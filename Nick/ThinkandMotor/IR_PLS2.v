==> flow/design.v <==
parameter CONTROL_START       = 0,
          CONTROL_CLEAR       = 1,
          CONTROL_CHECK_CLEAR = 2,
          CONTROL_RED         = 3,
          CONTROL_CHECK_RED   = 4,
          CONTROL_BLUE        = 5,
          CONTROL_CHECK_BLUE  = 6,
          CONTROL_GREEN       = 7,
          CONTROL_CHECK_GREEN = 8,
          CONTROL_FOUND       = 9,
          CONTROL_DONE        = 10;
parameter FQ_Red   = 0,
          FQ_Blue  = 1,
          FQ_Clear = 2,
          FQ_Green = 3;
parameter FMM_PERIOD = 1_562_500,
          FMM_TEST   = 15_625,
          FMM_SAT    = 6_250;
parameter FMM_IDLE = 0,
          FMM_GO   = 1;
parameter [12:0]RED_THRESHOLD =  55000/ 64,  
          BLUE_THRESHOLD = 80000 / 64,
          CLEAR_THRESHOLD = 85000 / 64,  
          CLEAR_UPPER_THRESHOLD = 250000 /64,  
          GREEN_THRESHOLD = 60000 / 64,
          GREEN_NOTRED_THRESHOLD = 25000/64;
parameter   DRIVE_Straight      = 0,  
            DRIVE_InterStraight = 1,  
            DRIVE_InterRight    = 2,  
            DRIVE_InterLeft     = 3,  
            DRIVE_Reverse       = 4,  
            DRIVE_180           = 5,  
            DRIVE_STOP          = 6,  
            CLAW_Neutral        = 7,  
            CLAW_RAISE          = 8,  
            CLAW_DROP           = 9,  
            CLAW_OPEN           = 10,  
            CLAW_CLOSE          = 11;  
module IR_PLS2(
    input ir_signal,          
    input clk,                
    output reg [13:0] LED,  
    output reg [1:0] color_detected,
    output reg [6:0] seg,           
    output reg [3:0] an             
);
    reg [15:0] pulse_count = 0;        
    reg prev_ir;
    reg prev_prev_ir;
    reg [31:0] timer;       
    reg [15:0] frequency; 
    parameter TIME_INTERVAL = 100_000_000;  
    parameter RED_MIN_THRESHOLD = 900;    
    parameter RED_MAX_THRESHOLD = 1100;
    parameter GREEN_MIN_THRESHOLD = 1900;
    parameter GREEN_MAX_THRESHOLD = 2100;
    parameter BLUE_MIN_THRESHOLD = 2900;
    parameter BLUE_MAX_THRESHOLD = 3100;
    initial begin
        frequency = 0;              
        pulse_count = 0;            
        timer = 0;                  
        color_detected = 2'b10;    
        an = 4'b1110;                
    end
    always @(posedge clk) begin
        prev_prev_ir = prev_ir;   
        prev_ir = ir_signal;
        if (prev_ir && ~prev_prev_ir) begin
            pulse_count = pulse_count + 1;
        end
        if (timer < TIME_INTERVAL) begin
            timer <= timer + 1;
        end else begin
            frequency = pulse_count;  
            pulse_count = 0;        
            timer = 0;              
            if (frequency >= RED_MIN_THRESHOLD && frequency <= RED_MAX_THRESHOLD) begin
                color_detected <= 2'b00;  
            end else if (frequency >= GREEN_MIN_THRESHOLD && frequency <= GREEN_MAX_THRESHOLD) begin
                color_detected <= 2'b11;  
            end else if (frequency >= BLUE_MIN_THRESHOLD && frequency <= BLUE_MAX_THRESHOLD) begin
                color_detected <= 2'b01;  
            end else begin
                color_detected <= 2'b10;  
            end
        end
    end
    always @(*) begin
        case (color_detected)
            2'b00: seg = 7'b0000110;  
            2'b11: seg = 7'b0110000;  
            2'b10: seg = 7'b1011011;  
            default: seg = 7'b1111111;  
        endcase
    end
endmodule
Tool chain data of IR_PLS2
Tool output for the design above, in the order of the flow.
Line numbers count from 1 in the design file above.
Not given: --

design
  design top = IR_PLS2
  clock = clk
  library = sky130hd
  timing corner = tt_025C_1v80

Word level
Yosys after proc, flatten, opt, wreduce and memory -nomap, before mapping. Enables and synchronous resets that opt folds into registers are not counted as muxes. Memory bits, and registers merged into a memory's read port (data or address), are not among the register bits. Print and check cells are not counted. Equal cells are merged and count once.

bit counts
  bits in registers = 51
  bits in latches = 0
  memory bits (writable) = 0
  ROM bits = 0
  clocked read ports x word width = 0
  memory cells = 0

operators by class
  $add $sub $neg = 2
  multiply operators = 0
  div/mod/pow operators = 0
  magnitude comparators = 7
  equal/unequal tests = 2
  shift operators = 0
  muxes and demuxes = 4
  bitwise operators = 1
  reductions and logical operators = 5

operator list
  cell                                                                                 count
  16-bit by 12-bit less-or-equal comparator with 1-bit output (second input constant)  2
  32-bit by 1-bit adder with 32-bit output (second input constant)                     1
  32-bit by 27-bit < comparator with 1-bit output (second input constant)              1
  7-bit parallel mux with 3-bit select                                                 1
  16-bit by 1-bit adder with 16-bit output (second input constant)                     1
  16-bit by 10-bit >= comparator with 1-bit output (second input constant)             1
  16-bit by 11-bit >= comparator with 1-bit output (second input constant)             1
  16-bit by 11-bit less-or-equal comparator with 1-bit output (second input constant)  1
  16-bit by 12-bit >= comparator with 1-bit output (second input constant)             1
  16-bit 2-to-1 mux                                                                    1
  1-bit logical AND                                                                    4
  2-bit equality test (second input constant)                                          2
  2-bit 2-to-1 mux                                                                     2
  2-bit logical NOT                                                                    1
  1-bit NOT                                                                            1

Depth
Yosys ltp: most cells in a row. Word level: on the elaborated netlist, between registers, memories and ports. Mapped: between sequential cells and ports; inverters and the memories' decode and read muxes count.

depth
  depth after elaboration = 7
  ABC_AREA = 0
  mapped depth = 10

Netlist
Source: synth_stat.txt of the flow (Yosys; design flattened, memories mapped). It holds for the ABC_AREA given above (unset counts as 0); a run with the other value may have another netlist.
The area totals of this step are shown rounded.

cells by type
  cell type                  count
  sky130_fd_sc_hd__dfxtp_1   49
  sky130_fd_sc_hd__xnor2_1   23
  sky130_fd_sc_hd__nor2_1    53
  sky130_fd_sc_hd__xor2_1    20
  sky130_fd_sc_hd__buf_4     21
  sky130_fd_sc_hd__nand3_1   22
  sky130_fd_sc_hd__nand2_1   26
  sky130_fd_sc_hd__ha_1      7
  sky130_fd_sc_hd__and3_1    13
  sky130_fd_sc_hd__buf_6     6
  sky130_fd_sc_hd__edfxtp_1  2
  sky130_fd_sc_hd__nor3_1    10
  sky130_fd_sc_hd__nor4_1    7
  sky130_fd_sc_hd__clkbuf_1  11
  sky130_fd_sc_hd__and4_1    4
  sky130_fd_sc_hd__o21ai_0   7
  sky130_fd_sc_hd__inv_1     9
  sky130_fd_sc_hd__a211oi_1  4

Other cell types: 42; their cells: 70.

mapped netlist
  standard cells after synthesis = 364
  synthesis area = 0.00304 mm^2
  sequential part of the area = 0.00104 mm^2
  flip-flops = 51
  buffers = 43

Worst setup path after synthesis
Source: OpenSTA report_checks on the synthesized netlist (no wires, ideal clock, input and output delay 20% of the period each), path of least setup slack; recovery checks are left aside. Register names are those of the netlist, which keeps one name where synthesis merged equal registers.

path after synthesis
  path kind = in2reg
  start = input ir_signal
  end = register color_detected[1]
  clock period = 4.52 ns
  external input delay = 0.904 ns
  library setup time = 0.267 ns
  time at the first pin = 0.904 ns
  data arrival time = 2.175 ns
  path slack = 2.077 ns
  path delay = 1.538 ns
  driving pins on the path = 8
  buffers on the path = 1
  synthesis period reached = 2.443 ns

"path delay" is the arrival time less input delay plus setup time.
"driving pins on the path": output pins that drive a net of the path, with the launching flip-flop's if there is one; two outputs of one cell count as two.
"synthesis period reached" is the clock period less the worst setup slack; recovery checks do not enter. This is arithmetic on one report: input and output delays are still those of the set period (20% each).
Between the ends stands the longest chain of elaborated cells between them, by number of cells; it is not shown to be the way that was timed. Of several equally long chains one is given.
Each line given opens the expression or statement behind the cell; cells for indexed reads and writes are added by Yosys, which also makes memories of some case tables.
At most two assigning lines are given for a register; there are more.

on the way, after synthesis
  path through = sky130_fd_sc_hd__and3b_1 -> sky130_fd_sc_hd__buf_6 -> sky130_fd_sc_hd__and3_1 -> sky130_fd_sc_hd__o21ai_0 -> sky130_fd_sc_hd__or4_1 -> sky130_fd_sc_hd__o21a_1 -> sky130_fd_sc_hd__o21ai_2 -> sky130_fd_sc_hd__nand3_1
  cells in the longest elaborated chain = 6
  elaborated cells on any way between the ends = 13
  source lines of those cells = 4
  those cells by class = compare: 6; mux: 3; reduce/logical: 4

ends and longest elaborated chain, after synthesis
  element                                           RTL line  source
  start: declaration                                40        input ir_signal,
  1-bit logical AND                                 69        if (prev_ir && ~prev_prev_ir) begin
  16-bit 2-to-1 mux                                 69
  16-bit by 12-bit >= comparator with 1-bit output  82        end else if (frequency >= BLUE_MIN_THRESHOLD && frequency <= BLUE_MAX_THRESHOLD) begin
  1-bit logical AND                                 82
  2-bit 2-to-1 mux                                  82
  2-bit 2-to-1 mux                                  80        end else if (frequency >= GREEN_MIN_THRESHOLD && frequency <= GREEN_MAX_THRESHOLD) begin
  end: assignment                                   79        color_detected <= 2'b00;
  end: assignment                                   81        color_detected <= 2'b11;
  end: declaration                                  43        output reg [1:0] color_detected,

Timing after layout
From the final timing report of flow run A: the path of least setup slack in the routed layout; clock arrival at registers is part of the times.

path post-layout
  path kind = reg2reg
  start = register pulse_count[0]
  end = register color_detected[1]
  clock period = 1.84 ns
  library setup time = 0.25 ns
  time at the first pin = 0.30 ns
  data arrival time = 2.15 ns
  path slack = -0.27 ns
  driving pins on the path = 9
  buffers on the path = 0

Between the ends stands the longest chain of elaborated cells between them, by number of cells; it is not shown to be the way that was timed. Of several equally long chains one is given.
At most two assigning lines are given for a register; there are more.

on the way, post-layout
  path through = sky130_fd_sc_hd__dfxtp_4 -> sky130_fd_sc_hd__ha_4 -> sky130_fd_sc_hd__nand4b_4 -> sky130_fd_sc_hd__nor2_4 -> sky130_fd_sc_hd__xnor2_2 -> sky130_fd_sc_hd__or4_1 -> sky130_fd_sc_hd__o21a_1 -> sky130_fd_sc_hd__o21ai_2 -> sky130_fd_sc_hd__nand3_1
  cells in the longest elaborated chain = 6
  elaborated cells on any way between the ends = 13
  source lines of those cells = 5
  those cells by class = add/sub: 1; compare: 6; mux: 3; reduce/logical: 3

ends and longest elaborated chain, post-layout
  element                                           RTL line  source
  start: declaration                                47        reg [15:0] pulse_count = 0;
  start: assignment                                 70        pulse_count = pulse_count + 1;
  start: assignment                                 76        pulse_count = 0;
  16-bit by 1-bit adder with 16-bit output          70
  16-bit 2-to-1 mux                                 69        if (prev_ir && ~prev_prev_ir) begin
  16-bit by 12-bit >= comparator with 1-bit output  82        end else if (frequency >= BLUE_MIN_THRESHOLD && frequency <= BLUE_MAX_THRESHOLD) begin
  1-bit logical AND                                 82
  2-bit 2-to-1 mux                                  82
  2-bit 2-to-1 mux                                  80        end else if (frequency >= GREEN_MIN_THRESHOLD && frequency <= GREEN_MAX_THRESHOLD) begin
  end: assignment                                   79        color_detected <= 2'b00;
  end: assignment                                   81        color_detected <= 2'b11;
  end: declaration                                  43        output reg [1:0] color_detected,

==> results <==
Design IR_PLS2 on sky130hd. What follows are 2 stored runs of the flow, each under its own settings; their order means nothing. The constraints put input and output delay at 20% of the set period each and load the outputs with 0.01 pF.
"achieved clock period" is the run's clock period less its worst setup slack. It is reckoned from that one timing run; input and output delays stay at 20% of the period that was set.
By "time on the worst setup path" is meant the share of the clock period that the worst setup path is allowed (20% is reserved at inputs, 20% at outputs), minus its slack. Clock arrival times at its registers enter into it.
"overall power" is the tool's figure for a default switching activity; nothing was simulated.
Measured values are rounded.
Settings: -- = not set for that run.
A result given as -- is not shown for that run.

name                                           flow run A  flow run B
period_ns                                      1.84        4.06
CORE_UTILIZATION                               24          62
SETUP_SLACK_MARGIN                             0.55        --
PLACE_DENSITY                                  0.66        --
HOLD_SLACK_MARGIN                              0.19        --
CELL_PAD_IN_SITES_GLOBAL_PLACEMENT             1           3
CTS_CLUSTER_SIZE                               11          --
CAP_MARGIN                                     40          20
SLEW_MARGIN                                    20          20
MIN_ROUTING_LAYER                              met1        --
MAX_ROUTING_LAYER                              met4        met5
CORE_MARGIN                                    2           2
PLACE_DENSITY_LB_ADDON                         --          0.15
CORE_ASPECT_RATIO                              --          1.44
CTS_CLUSTER_DIAMETER                           --          249
synthesized cell area (mm^2)                   0.00304     --
die size (mm^2)                                0.0136      --
standard-cell area of the final layout (mm^2)  0.00471     --
post-layout utilization (%)                    37.8        --
worst slack on setup checks (ns)               -0.266      --
setup TNS (ns)                                 -7.16       --
lowest hold slack (ns)                         0.449       --
overall power (uW)                             2,240       --
achieved clock period (ns)                     2.106       --
time on the worst setup path (ns)              2.11        --
critical path kind                             reg2reg     --

Flow run B: incomplete, placement halted on FLW-0024
